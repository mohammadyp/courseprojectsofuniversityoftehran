==> flow/design.v <==
module booth (
    input clk,
    input rst,
    input start,
    input [7:0] A,
    input [7:0] B,
    output done,
    output [15:0] outR
);
    wire loadA;
    wire loadB;
    wire loadR;
    wire clearA;
    wire clearB;
    wire clearR;
    wire shiftA;
    wire cntE;
    wire loadC;
    wire clearC;
    wire [1:0] cntOut;
    datapath dp(
        .clk(clk),
        .rst(rst),
        .loadA(loadA),
        .loadB(loadB),
        .loadR(loadR),
        .clearA(clearA),
        .clearB(clearB),
        .clearR(clearR),
        .shiftA(shiftA),
        .cntE(cntE),
        .loadC(loadC),
        .clearC(clearC),
        .inA(A),
        .inB(B),
        .cntOut(cntOut),
        .outR(outR)
    );
    controller cnt(
        .clk(clk),
        .rst(rst),
        .start(start),
        .cntOut(cntOut),
        .loadA(loadA),
        .loadB(loadB),
        .loadR(loadR),
        .clearA(clearA),
        .shiftA(shiftA),
        .clearB(clearB),
        .clearR(clearR),
        .cntE(cntE),
        .loadC(loadC),
        .clearC(clearC),
        .done(done)
    );
endmodule
module controller (
    input clk,
    input rst,
    input start,
    input [1:0] cntOut,
    output reg loadA,
    output reg loadB,
    output reg loadR,
    output reg clearA,
    output reg shiftA,
    output reg clearB,
    output reg clearR,
    output reg cntE,
    output reg loadC,
    output reg clearC,
    output reg done
);
    reg [1:0] ps;
    reg [1:0] ns;
    always @(ps) begin
        {loadA, loadB, loadR, clearA, clearB, clearR,
         shiftA, cntE, loadC, clearC, done} <= 0;
        case (ps)
            2'b00 : begin
            end 
            2'b01 : begin
                loadA <= 1'b1;
                loadB <= 1'b1;
                clearR <= 1'b1;
                loadC <= 1'b1;
            end
            2'b10 : begin
                cntE <= 1'b1;
                loadR <= 1'b1;
                shiftA <= 1'b1;
            end
            2'b11 : begin
                done <= 1'b1;
            end
        endcase
    end
    always @(ps, start, cntOut) begin
        case (ps)
            2'b00 : begin
                ns = (start == 1'b1) ? 2'b01 : 2'b00;
            end 
            2'b01 : begin
                ns = (start == 1'b0) ? 2'b10 : 2'b01 ;
            end
            2'b10 : begin
                ns = (cntOut == 2'b11) ? 2'b11 : 2'b10;
            end
            2'b11 : begin
                ns = 2'b00;
            end
        endcase
    end
    always @(posedge clk or posedge rst) begin
        if(rst)
            ps = 2'b00;
        else 
            ps = ns;
    end
endmodule
module counter #(parameter size = 2) (
    input clk,
    input rst,
    input cntE,
    input load,
    input clear,
    input [size-1 : 0] dataIn,
    output reg [size-1 : 0] dataOut
);
    always @(posedge clk, posedge rst) begin
        if(rst)
            dataOut <= {(size){1'b0}};
        else if(clear)
            dataOut <= {(size){1'b0}};
        else if(load)
            dataOut <= dataIn;
        else if(cntE)
            dataOut <= dataOut + 1;
        else
            dataOut <= dataOut;
    end
endmodule
module datapath (
    input clk,
    input rst,
    input loadA,
    input loadB,
    input loadR,
    input clearA,
    input clearB,
    input clearR,
    input shiftA,
    input cntE,
    input loadC,
    input clearC,
    input [7:0] inA,
    input [7:0] inB,
    output [1:0] cntOut,
    output [15:0] outR
);
    wire [2:0] sel;
    wire [7:0] outB;
    wire [7:0] _outB;
    wire [8:0] outA;
    wire [15:0] inR;
    wire [15:0] variantB;
    wire [15:0] shiftedVariantB;
    shift2_register #(
        .size(9)
    ) regA (
        .clk(clk),
        .rst(rst),
        .load(loadA),
        .clear(clearA),
        .shift(shiftA),
        .dataIn({inA, 1'b0}),
        .dataOut(outA)
    );
    register #(
        .size(8)
    ) regB (
        .clk(clk),
        .rst(rst),
        .load(loadB),
        .clear(clearB),
        .dataIn(inB),
        .dataOut(outB)
    );
    encoder enc(
        .block(outA[2:0]),
        .sel(sel)
    );
    register #(
        .size(16)
    ) resReg (
        .clk(clk),
        .rst(rst),
        .load(loadR),
        .clear(clearR),
        .dataIn(inR),
        .dataOut(outR)
    );
    assign _outB = ~outB + 1;
    assign variantB = (sel == 3'b000) ? 16'b0 : 
                      (sel == 3'b001) ? {{(8){outB[7]}}, outB} : 
                      (sel == 3'b010) ? {{(7){outB[7]}}, outB, 1'b0} :
                      (sel == 3'b011) ? {{(8){_outB[7]}}, _outB} :
                      {{(7){_outB[7]}}, _outB, 1'b0};
    counter #(
        .size(2)
    ) counter1 (
        .clk(clk),
        .rst(rst),
        .cntE(cntE),
        .load(loadC),
        .clear(clearC),
        .dataIn(2'b00),
        .dataOut(cntOut)
    );
    assign shiftedVariantB = (cntOut == 2'b00) ? variantB : 
                             (cntOut == 2'b01) ? {variantB[13:0], 2'b0} : 
                             (cntOut == 2'b10) ? {variantB[11:0], 4'b0} : 
                             {variantB[9:0], 6'b0};
    assign inR = outR + shiftedVariantB;
endmodule
module encoder (
    input [2:0] block,
    output [2:0] sel
);
    assign sel = (block == 3'b000) ? 3'b000:
                 (block == 3'b001) ? 3'b001:
                 (block == 3'b010) ? 3'b001:
                 (block == 3'b011) ? 3'b010:
                 (block == 3'b100) ? 3'b100:
                 (block == 3'b101) ? 3'b011:
                 (block == 3'b110) ? 3'b011:
                 3'b000;
endmodule
module register #( parameter size = 8) (
    input clk,
    input rst,
    input load,
    input clear,
    input [size-1 : 0] dataIn,
    output reg [size-1 : 0] dataOut
);
    always @ (posedge clk, posedge rst) begin
        if(rst)
            dataOut = {(size){1'b0}};
        else if(clear)
            dataOut = {(size){1'b0}};
        else if(load)
            dataOut = dataIn;
    end
endmodule
module shift2_register #( parameter size = 8) (
    input clk,
    input rst,
    input load,
    input clear,
    input shift,
    input [size-1 : 0] dataIn,
    output reg [size-1 : 0] dataOut
);
    always @ (posedge clk, posedge rst) begin 
        if(rst)
            dataOut = {(size){1'b0}};
        else if(clear)
            dataOut = {(size){1'b0}};
        else if(shift)
            dataOut = {2'b0, dataOut[size-1 : 2]};
        else if(load)
            dataOut = dataIn;
    end
endmodule
# Step by step through the tools: booth
# What the tools print for booth, step after step.
# Line numbers count from 1 in the design file above.
# Operators: Yosys type, input widths -> output width; for muxes data width and select width s.
# A cell with -- has no value.
# inputs
top_module	booth
clock_port	clk
lib	sky130hd
lib_corner	tt_025C_1v80

# Word level
# Counts by Yosys on the flattened word-level netlist (proc, flatten, opt, wreduce; memories kept). Register bits leave out memories and registers merged into their read ports (data or address). Print and check cells are left out. Cells with the same type and inputs are merged into one.
# word_totals
ff_bits	37
latch_bits	0
mem_bits_rw	0
mem_bits_ro	0
clocked_rd_ports_x_width	0
mem_count	0
inputBits	19
output_inout_bits	17
# op_classes
n_addsub	3
n_mul	0
n_div	0
n_cmp	0
equal	15
shift	0
muxes	27
bitwise	1
n_reduce_logical	5
# ops
op	count
$mux 16	8
$mux 9	2
$add 16x16->16	1
$mux 3	5
$eq 3x2->1 const B	4
$mux 2	5
$eq 3x3->1 const B	3
$eq 2x2->1 const B	4
$add 8x1->8 const B	1
$not 8->8	1
$pmux 2 s4	1
$mux 8	1
$eq 3x1->1 const B	2
$logic_not 3->1	2
$mux 1	5
$eq 2x1->1 const B	2
$logic_not 2->1	2
$add 2x1->2 const B	1
$reduce_bool 2->1	1

# Depth
# Longest topological path by Yosys (ltp), each cell counted once; first at word level (registers and memories cut), then after technology mapping (sequential cells cut; the memories' decode and read muxes count).
# depth
word_depth	19
abc_area	0
depth_mapped	15

# After synthesis
# The flow's flattened synthesis, as Yosys stat reports it; memories are mapped. The netlist is that of the ABC_AREA named above (0 if unset); the other value can give another one.
# mapped
cells	367
mapped_area_um2	3141.8
flip_flops	39
# by_type
type	count
sky130_fd_sc_hd__dfrtp_1	38
sky130_fd_sc_hd__ha_1	21
sky130_fd_sc_hd__o21ai_0	36
sky130_fd_sc_hd__mux2i_1	17
sky130_fd_sc_hd__nand2_1	32
sky130_fd_sc_hd__nor2_1	32
sky130_fd_sc_hd__a21oi_1	21
sky130_fd_sc_hd__xnor2_1	11
sky130_fd_sc_hd__mux2_2	7
sky130_fd_sc_hd__inv_1	18
sky130_fd_sc_hd__a211oi_1	8
sky130_fd_sc_hd__a21o_1	8
sky130_fd_sc_hd__nand3b_1	7
sky130_fd_sc_hd__nand2b_1	8
sky130_fd_sc_hd__clkbuf_1	12
sky130_fd_sc_hd__a221oi_1	5
sky130_fd_sc_hd__xor2_1	5
sky130_fd_sc_hd__a32oi_1	4
# Other cell types: 38; their cells: 77.
# The figures by module come from a second, unflattened synthesis with its own total; it is not the netlist above.
# hier_totals
hier_cells	379
hier_area_um2	3357.0
# Each row is one instance without its submodules.
# by_module
module	instances	n_cells	mod_area_um2	mod_seq_area_um2
datapath	1	224	1561.5	0.0
register (size=16)	1	53	664.4	400.4
shift2_register (size=9)	1	39	449.2	225.2
register (size=8)	1	27	329.1	200.2
controller	1	21	207.7	101.3
counter (size=2)	1	11	111.4	50.0
encoder	1	4	33.8	0.0
booth	1	0	0.0	0.0

# Worst setup path after synthesis
# OpenSTA on the mapped netlist: ideal clock, no wires. The path of least setup slack (recovery checks aside). Input and output delay are each 20% of the period. Register names are those of the netlist, which keeps one name where synthesis merged equal registers.
# synth_path
path_type	reg2reg
from	register dp.regB.dataOut[0]
to	register dp.resReg.dataOut[15]
clock_period_ps	4000
setup_ps	78
t_first_pin_ps	0
t_arrival_ps	3679
t_required_ps	3922
setup_slack_ps	243
delay_ps	3757
path_stages	16
path_buffers	0
synth_period_reached_ps	3757
# "delay_ps" = arrival - input delay + setup time.
# "path_stages" counts driving pins, that of a launching flip-flop among them; a cell with two outputs on the path counts twice.
# "synth_period_reached_ps" is the clock period less the worst setup slack; recovery checks do not enter. This is arithmetic on one report: input and output delays are still those of the set period (20% each).
# Between the ends stands the longest chain of elaborated cells between them, by number of cells; it is not shown to be the way that was timed. Of several equally long chains one is given.
# Each line given opens the expression or statement behind the cell; cells for indexed reads and writes are added by Yosys, which also makes memories of some case tables.
# At most two assigning lines are given for a register; there are more.
# synth_via
path_cell_list	sky130_fd_sc_hd__dfrtp_1 sky130_fd_sc_hd__inv_1 sky130_fd_sc_hd__ha_1 sky130_fd_sc_hd__xnor2_1 sky130_fd_sc_hd__mux2_2 sky130_fd_sc_hd__mux4_2 sky130_fd_sc_hd__a211oi_1 sky130_fd_sc_hd__a211o_1 sky130_fd_sc_hd__o21ai_0 sky130_fd_sc_hd__ha_1 sky130_fd_sc_hd__o211ai_1 sky130_fd_sc_hd__a21boi_0 sky130_fd_sc_hd__a211oi_1 sky130_fd_sc_hd__or4_1 sky130_fd_sc_hd__a21o_1 sky130_fd_sc_hd__a21oi_1
elab_chain_len	12
cone_cells	12
lines_between	11
classes_between	add/sub (2); mux (9); logic (1)
# synth_lines
element	line	rtl
start, declared	245	output reg [size-1 : 0] dataOut
start, assigned	249	dataOut = {(size){1'b0}};
start, assigned	253	dataOut = dataIn;
$not 8->8	203	assign _outB = ~outB + 1;
$add 8x1->8	203
$mux 8	207	(sel == 3'b011) ? {{(8){_outB[7]}}, _outB} :
$mux 16	206	(sel == 3'b010) ? {{(7){outB[7]}}, outB, 1'b0} :
$mux 16	205	(sel == 3'b001) ? {{(8){outB[7]}}, outB} :
$mux 16	204	assign variantB = (sel == 3'b000) ? 16'b0 :
$mux 16	222	(cntOut == 2'b10) ? {variantB[11:0], 4'b0} :
$mux 16	221	(cntOut == 2'b01) ? {variantB[13:0], 2'b0} :
$mux 16	220	assign shiftedVariantB = (cntOut == 2'b00) ? variantB :
$add 16x16->16	224	assign inR = outR + shiftedVariantB;
$mux 16	252	else if(load)
$mux 16	250	else if(clear)
end, assigned	249
end, assigned	253
end, declared	245

# Path in the finished layout
# Path of least setup slack in the final report of flow run B (OpenROAD, finished layout, wires in). Where an end is a register, its clock arrival counts in the times.
# The path's times are printed in steps of 10 ps; the period is the one set.
# layout_path
path_type	reg2reg
from	register dp.regB.dataOut[0]
to	register dp.resReg.dataOut[15]
clock_period_ps	4530
setup_ps	70
t_first_pin_ps	300
t_arrival_ps	4300
t_required_ps	4750
setup_slack_ps	450
path_stages	16
path_buffers	0
# Between the ends stands the longest chain of elaborated cells between them, by number of cells; it is not shown to be the way that was timed. Of several equally long chains one is given.
# At most two assigning lines are given for a register; there are more.
# layout_via
path_cell_list	sky130_fd_sc_hd__dfrtp_1 sky130_fd_sc_hd__inv_1 sky130_fd_sc_hd__ha_1 sky130_fd_sc_hd__xnor2_1 sky130_fd_sc_hd__mux2_2 sky130_fd_sc_hd__mux4_2 sky130_fd_sc_hd__a211oi_1 sky130_fd_sc_hd__a211o_1 sky130_fd_sc_hd__o21ai_0 sky130_fd_sc_hd__ha_1 sky130_fd_sc_hd__o211ai_1 sky130_fd_sc_hd__a21boi_2 sky130_fd_sc_hd__a211oi_2 sky130_fd_sc_hd__or4_1 sky130_fd_sc_hd__a21o_1 sky130_fd_sc_hd__a21oi_1
elab_chain_len	12
cone_cells	12
lines_between	11
classes_between	add/sub (2); mux (9); logic (1)
# layout_lines
element	line	rtl
start, declared	245	output reg [size-1 : 0] dataOut
start, assigned	249	dataOut = {(size){1'b0}};
start, assigned	253	dataOut = dataIn;
$not 8->8	203	assign _outB = ~outB + 1;
$add 8x1->8	203
$mux 8	207	(sel == 3'b011) ? {{(8){_outB[7]}}, _outB} :
$mux 16	206	(sel == 3'b010) ? {{(7){outB[7]}}, outB, 1'b0} :
$mux 16	205	(sel == 3'b001) ? {{(8){outB[7]}}, outB} :
$mux 16	204	assign variantB = (sel == 3'b000) ? 16'b0 :
$mux 16	222	(cntOut == 2'b10) ? {variantB[11:0], 4'b0} :
$mux 16	221	(cntOut == 2'b01) ? {variantB[13:0], 2'b0} :
$mux 16	220	assign shiftedVariantB = (cntOut == 2'b00) ? variantB :
$add 16x16->16	224	assign inR = outR + shiftedVariantB;
$mux 16	252	else if(load)
$mux 16	250	else if(clear)
end, assigned	249
end, assigned	253
end, declared	245

# Below are 2 stored runs of the flow (Yosys, OpenROAD; platform sky130hd) on booth, each with its settings and what was measured, unordered. Constraints: input delay and output delay 20% of the set period each, output load 0.01 pF.
# "critical_path_time_ps" = time allowed to the worst setup path (clock period - input delay - output delay, where it has them) - its slack; a late launch clock adds to it, a late capture clock takes from it.
# "power_total_w" rests on the timing tool's default activity at the inputs, not on a simulated workload.
# "critical_path_time_ps" is known to 10 ps.
# A setting shown as -- is not set for that run.
# A result given as -- is not shown for that run.
run	period_ns	CORE_UTILIZATION	PLACE_DENSITY_LB_ADDON	CORE_ASPECT_RATIO	CELL_PAD_IN_SITES_GLOBAL_PLACEMENT	TNS_END_PERCENT	GPL_TIMING_DRIVEN	GPL_ROUTABILITY_DRIVEN	CTS_CLUSTER_DIAMETER	CAP_MARGIN	MIN_ROUTING_LAYER	MAX_ROUTING_LAYER	CORE_MARGIN	SLEW_MARGIN	SETUP_SLACK_MARGIN	critical_path_time_ps	timing.worst_path_kind	synthArea_um2	power_total_w	final_setup_tns_ps	die_footprint_um2	utilization_pct	final_setup_ws_ps
flow run A	3.36	62	0.04	1.01	2	85	1	1	87	30	met2	met5	2	20	--	--	--	--	--	--	--	--	--
flow run B	4.53	40	--	--	--	--	--	--	--	20	--	--	2	20	0.21	4080	reg2reg	3141.8	0.003339	0	8579.4	48.5	451
# Flow run A: no final report: placement broke off with FLW-0024
